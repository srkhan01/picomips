==> flow/design.v <==
module registers #(
  parameter n = 8,
  parameter registers_size = 3) (
  input wire clk, w,  
  input wire [n-1:0] write_data,
  input wire [registers_size-1:0] r_dest, r_source,
  input wire [n-1:0] inport,
  output logic [n-1:0] rd_data, rs_data,
  output logic [n-1:0] outport);
  logic [n-1:0] gpr [(1<<registers_size)-1:0];
  always_ff @ (posedge clk) begin
	if (w) begin
	  if(r_dest == 3'b010)
	    outport <= write_data;  
	  else begin
		gpr[r_dest] <= write_data;
		$strobe("GPR at time %0t: Wrote %h to gpr[%h]: %h", $time, write_data, r_dest, gpr[r_dest]);
	  end
	end
  end
  always_comb begin
    unique case(r_dest)
  	  3'b000: rd_data =  {n{1'b0}};
      3'b001: rd_data = inport;  
	  3'b010: rd_data = outport;  
	  default: rd_data = gpr[r_dest];
    endcase
    unique case(r_source)
  	  3'b000: rs_data =  {n{1'b0}};
      3'b001: rs_data = inport;
	  3'b010: rs_data = outport;
	  default: rs_data = gpr[r_source];
	endcase
  end	
endmodule  
From RTL to reports: registers
The steps from the RTL of registers to its reports follow in flow order.
Lines are those of the file above, counted from 1.
Cell names lack the library's common part.
{"block": "design", "top": "registers", "clock": "clk", "library": "sky130hd", "pvt_corner": "tt_025C_1v80"}

After elaboration
Yosys after proc, flatten, opt, wreduce and memory -nomap, before mapping. Enables and synchronous resets that opt folds into registers are not counted as muxes. Memory bits, and registers merged into a memory's read port (data or address), are not among the register bits. Print and check cells are not counted. Equal cells are merged and count once.
Memory sizes are those after Yosys's memory passes, which may raise the word count (mostly to a power of two), join words into wider ones and drop unused or constant bits.
{"block": "op_classes", "multipliers": 0, "n_cmp": 0, "n_eq": 4, "div_mod_pow": 0, "muxes": 8, "bitwise": 0, "add_sub_neg": 0, "n_shift": 0, "reduce_logical": 3}
{"block": "ops", "operator": "8-bit parallel mux with 3-bit select", "n": 2}
{"block": "ops", "operator": "8-bit 2-to-1 mux", "n": 2}
{"block": "ops", "operator": "3-bit by 1-bit == test with 1-bit output (second input constant)", "n": 2}
{"block": "ops", "operator": "3-bit by 2-bit == test with 1-bit output (second input constant)", "n": 2}
{"block": "ops", "operator": "3-bit logical NOT", "n": 2}
{"block": "ops", "operator": "3-bit 2-to-1 mux", "n": 2}
{"block": "ops", "operator": "2-bit AND reduction", "n": 1}
{"block": "ops", "operator": "1-bit 2-to-1 mux", "n": 2}
{"block": "word_totals", "wordCells": 17, "mem_bits_ro": 0, "output_inout_bits": 24, "clocked_rd_ports_x_width": 0, "input_bits": 24, "n_memories": 1, "mem_bits_rw": 64, "register_bits": 8, "latch_bits": 0}
{"block": "mem_list", "memory": "gpr", "words": 8, "width": 8, "rd": 2, "wr": 1, "line": 10, "text": "logic [n-1:0] gpr [(1<<registers_size)-1:0];"}

Longest topological paths
Yosys ltp: most cells in a row. Word level: on the elaborated netlist, between registers, memories and ports. Mapped: between sequential cells and ports; inverters and the memories' decode and read muxes count.
{"block": "logic_depth", "depth_word": 3, "abc_area": 0, "mapped_depth": 6, "depth_no_buf": 4}

Synthesis result
The flow's flattened synthesis, as Yosys stat reports it; memories are mapped. The netlist is that of the ABC_AREA named above (0 if unset); the other value can give another one.
{"block": "mapped", "mapped_cells": 217, "sequential_area_um2": 1441.4, "buffers": 17, "flip_flops": 48, "yosys_area_um2": 2524.9}
{"block": "by_type", "type": "edfxtp_1", "n": 48, "type_area_um2": 1.44E+03}
{"block": "by_type", "type": "nor2_1", "n": 37, "type_area_um2": 138.883}
{"block": "by_type", "type": "mux4_1", "n": 5, "type_area_um2": 131.376}
{"block": "by_type", "type": "mux2_2", "n": 8, "type_area_um2": 90.086}
{"block": "by_type", "type": "o21ai_0", "n": 17, "type_area_um2": 85.082}
{"block": "by_type", "type": "a21oi_1", "n": 15, "type_area_um2": 75.072}
{"block": "by_type", "type": "a22oi_1", "n": 10, "type_area_um2": 75.072}
{"block": "by_type", "type": "a31oi_1", "n": 11, "type_area_um2": 68.816}
{"block": "by_type", "type": "mux4_2", "n": 3, "type_area_um2": 67.565}
{"block": "by_type", "type": "nand2_1", "n": 16, "type_area_um2": 60.058}
{"block": "by_type", "type": "buf_2", "n": 10, "type_area_um2": 50.048}
{"block": "by_type", "type": "nor2b_1", "n": 7, "type_area_um2": 43.792}
{"block": "by_type", "type": "nand2b_1", "n": 5, "type_area_um2": 31.28}
{"block": "by_type", "type": "or3_1", "n": 5, "type_area_um2": 31.28}
{"block": "by_type", "type": "buf_6", "n": 2, "type_area_um2": 22.522}
{"block": "by_type", "type": "buf_4", "n": 2, "type_area_um2": 15.014}
{"block": "by_type", "type": "buf_8", "n": 1, "type_area_um2": 15.014}
{"block": "by_type", "type": "nand3_1", "n": 3, "type_area_um2": 15.014}
Not listed: further types 9, cells in them 12.

Worst setup path after synthesis
OpenSTA on the mapped netlist: ideal clock, no wires. The path of least setup slack (recovery checks aside). Input and output delay are each 20% of the period. Register names are those of the netlist, which keeps one name where synthesis merged equal registers.
{"block": "synth_path", "path_type": "input-to-reg", "startpoint": "input port r_dest[2]", "endpoint": "register outport[0]", "period_ps": 2170, "slack_ps": 271, "required_time_ps": 1787, "setup_time_ps": 383, "driving_pins": 4, "in_delay_ps": 434, "t_first_pin_ps": 434, "path_buffers": 3, "arrival_time_ps": 1516, "path_delay_ps": 1465, "period_less_setup_slack_ps": 1899}
"path_delay_ps" is the arrival time less input delay plus setup time.
"driving_pins" counts driving pins, that of a launching flip-flop among them; a cell with two outputs on the path counts twice.
"period_less_setup_slack_ps" = period - worst setup slack (recovery checks aside). The figure is calculated, with input and output delays left at 20% of the set period.
Between the ends stands the longest chain of elaborated cells between them, by number of cells; it is not shown to be the way that was timed. Of several equally long chains one is given.
Each line given opens the expression or statement behind the cell; cells for indexed reads and writes are added by Yosys, which also makes memories of some case tables.
{"block": "synth_via", "cell_sequence": "buf_6 buf_2 buf_2 nor3_1", "elab_chain_len": 2, "cone_cells": 2, "classes_between": "1 x eq/ne; 1 x reduce/logical"}
{"block": "synth_rtl", "item": "from (decl)", "line": 6, "text": "input wire [registers_size-1:0] r_dest, r_source,"}
{"block": "synth_rtl", "item": "3-bit by 2-bit == test with 1-bit output", "line": 13, "text": "if(r_dest == 3'b010)"}
{"block": "synth_rtl", "item": "2-bit AND reduction"}
{"block": "synth_rtl", "item": "to (assign)", "line": 14, "text": "outport <= write_data;"}
{"block": "synth_rtl", "item": "to (decl)", "line": 9, "text": "output logic [n-1:0] outport);"}

Path in the finished layout
From the final timing report of run B: the path of least setup slack in the routed layout; clock arrival at registers is part of the times.
The path's times are printed in steps of 10 ps; the period is the one set.
{"block": "layout_path", "path_type": "input-to-output", "startpoint": "input port r_source[0]", "endpoint": "output port rs_data[0]", "path_buffers": 3, "slack_ps": 60, "in_delay_ps": 560, "arrival_time_ps": 2160, "output_delay_ps": 560, "t_first_pin_ps": 560, "driving_pins": 6, "required_time_ps": 2220, "period_ps": 2780}
Between the ends stands the longest chain of elaborated cells between them, by number of cells; it is not shown to be the way that was timed. Of several equally long chains one is given.
The chain passes a memory read, where the word-level depth is cut; so it can be longer than that depth.
{"block": "layout_via", "cell_sequence": "clkdlybuf4s15_2 bufbuf_16 mux4_2 nand2_1 o21ai_1 clkdlybuf4s50_1", "elab_chain_len": 2, "cone_cells": 5, "lines_between": 2, "classes_between": "2 x eq/ne; 1 x mux; 1 x reduce/logical; 1 x memory"}
{"block": "layout_rtl", "item": "from (decl)", "line": 6, "text": "input wire [registers_size-1:0] r_dest, r_source,"}
{"block": "layout_rtl", "item": "memory 8 x 8 bit", "line": 10, "text": "logic [n-1:0] gpr [(1<<registers_size)-1:0];"}
{"block": "layout_rtl", "item": "8-bit parallel mux with 3-bit select", "line": 28, "text": "unique case(r_source)"}
{"block": "layout_rtl", "item": "to (decl)", "line": 8, "text": "output logic [n-1:0] rd_data, rs_data,"}

==> results <==
Below are 2 stored runs of the flow (Yosys, OpenROAD; platform sky130hd) on registers, each with its settings and what was measured, unordered. Constraints: input delay and output delay 20% of the set period each, output load 0.01 pF.
"period_less_ws_ps": clock period set for the run, less the worst setup slack. It is reckoned from that one timing run; input and output delays stay at 20% of the period that was set.
By "critical_path_time_ps" is meant the share of the clock period that the worst setup path is allowed (20% is reserved at inputs, 20% at outputs), minus its slack. Clock arrival times at its registers enter into it.
"total_power_mw" is the tool's figure for a default switching activity; nothing was simulated.
"critical_path_time_ps" is known to 10 ps.

{"run": "run A", "settings": { "period_ns": 1.99, "CORE_UTILIZATION": 47, "PLACE_DENSITY_LB_ADDON": 0.12, "CORE_ASPECT_RATIO": 0.59, "CORE_MARGIN": 10, "CELL_PAD_IN_SITES_DETAIL_PLACEMENT": 2, "TNS_END_PERCENT": 10, "ABC_AREA": 1, "GPL_ROUTABILITY_DRIVEN": 1, "CTS_CLUSTER_SIZE": 66, "CAP_MARGIN": 5, "SLEW_MARGIN": 35, "MIN_ROUTING_LAYER": "met1" }, "outcome": "not finished: placement ended with error DPL-0033"}
{"run": "run B", "settings": { "period_ns": 2.78, "CAP_MARGIN": 20, "CORE_MARGIN": 2, "CORE_UTILIZATION": 40, "SLEW_MARGIN": 20 }, "results": { "ys_area_um2": 2524.9, "dieArea_um2": 6963.9, "post_route_stdcell_area_um2": 3475.8, "utilization_pct": 57.7, "final_setup_ws_ps": 64, "setupTns_ps": 0, "timing.hold.ws_ps": 946, "total_power_mw": 1.612, "period_less_ws_ps": 2716, "critical_path_time_ps": 1600, "path_kind": "input-to-output" }}
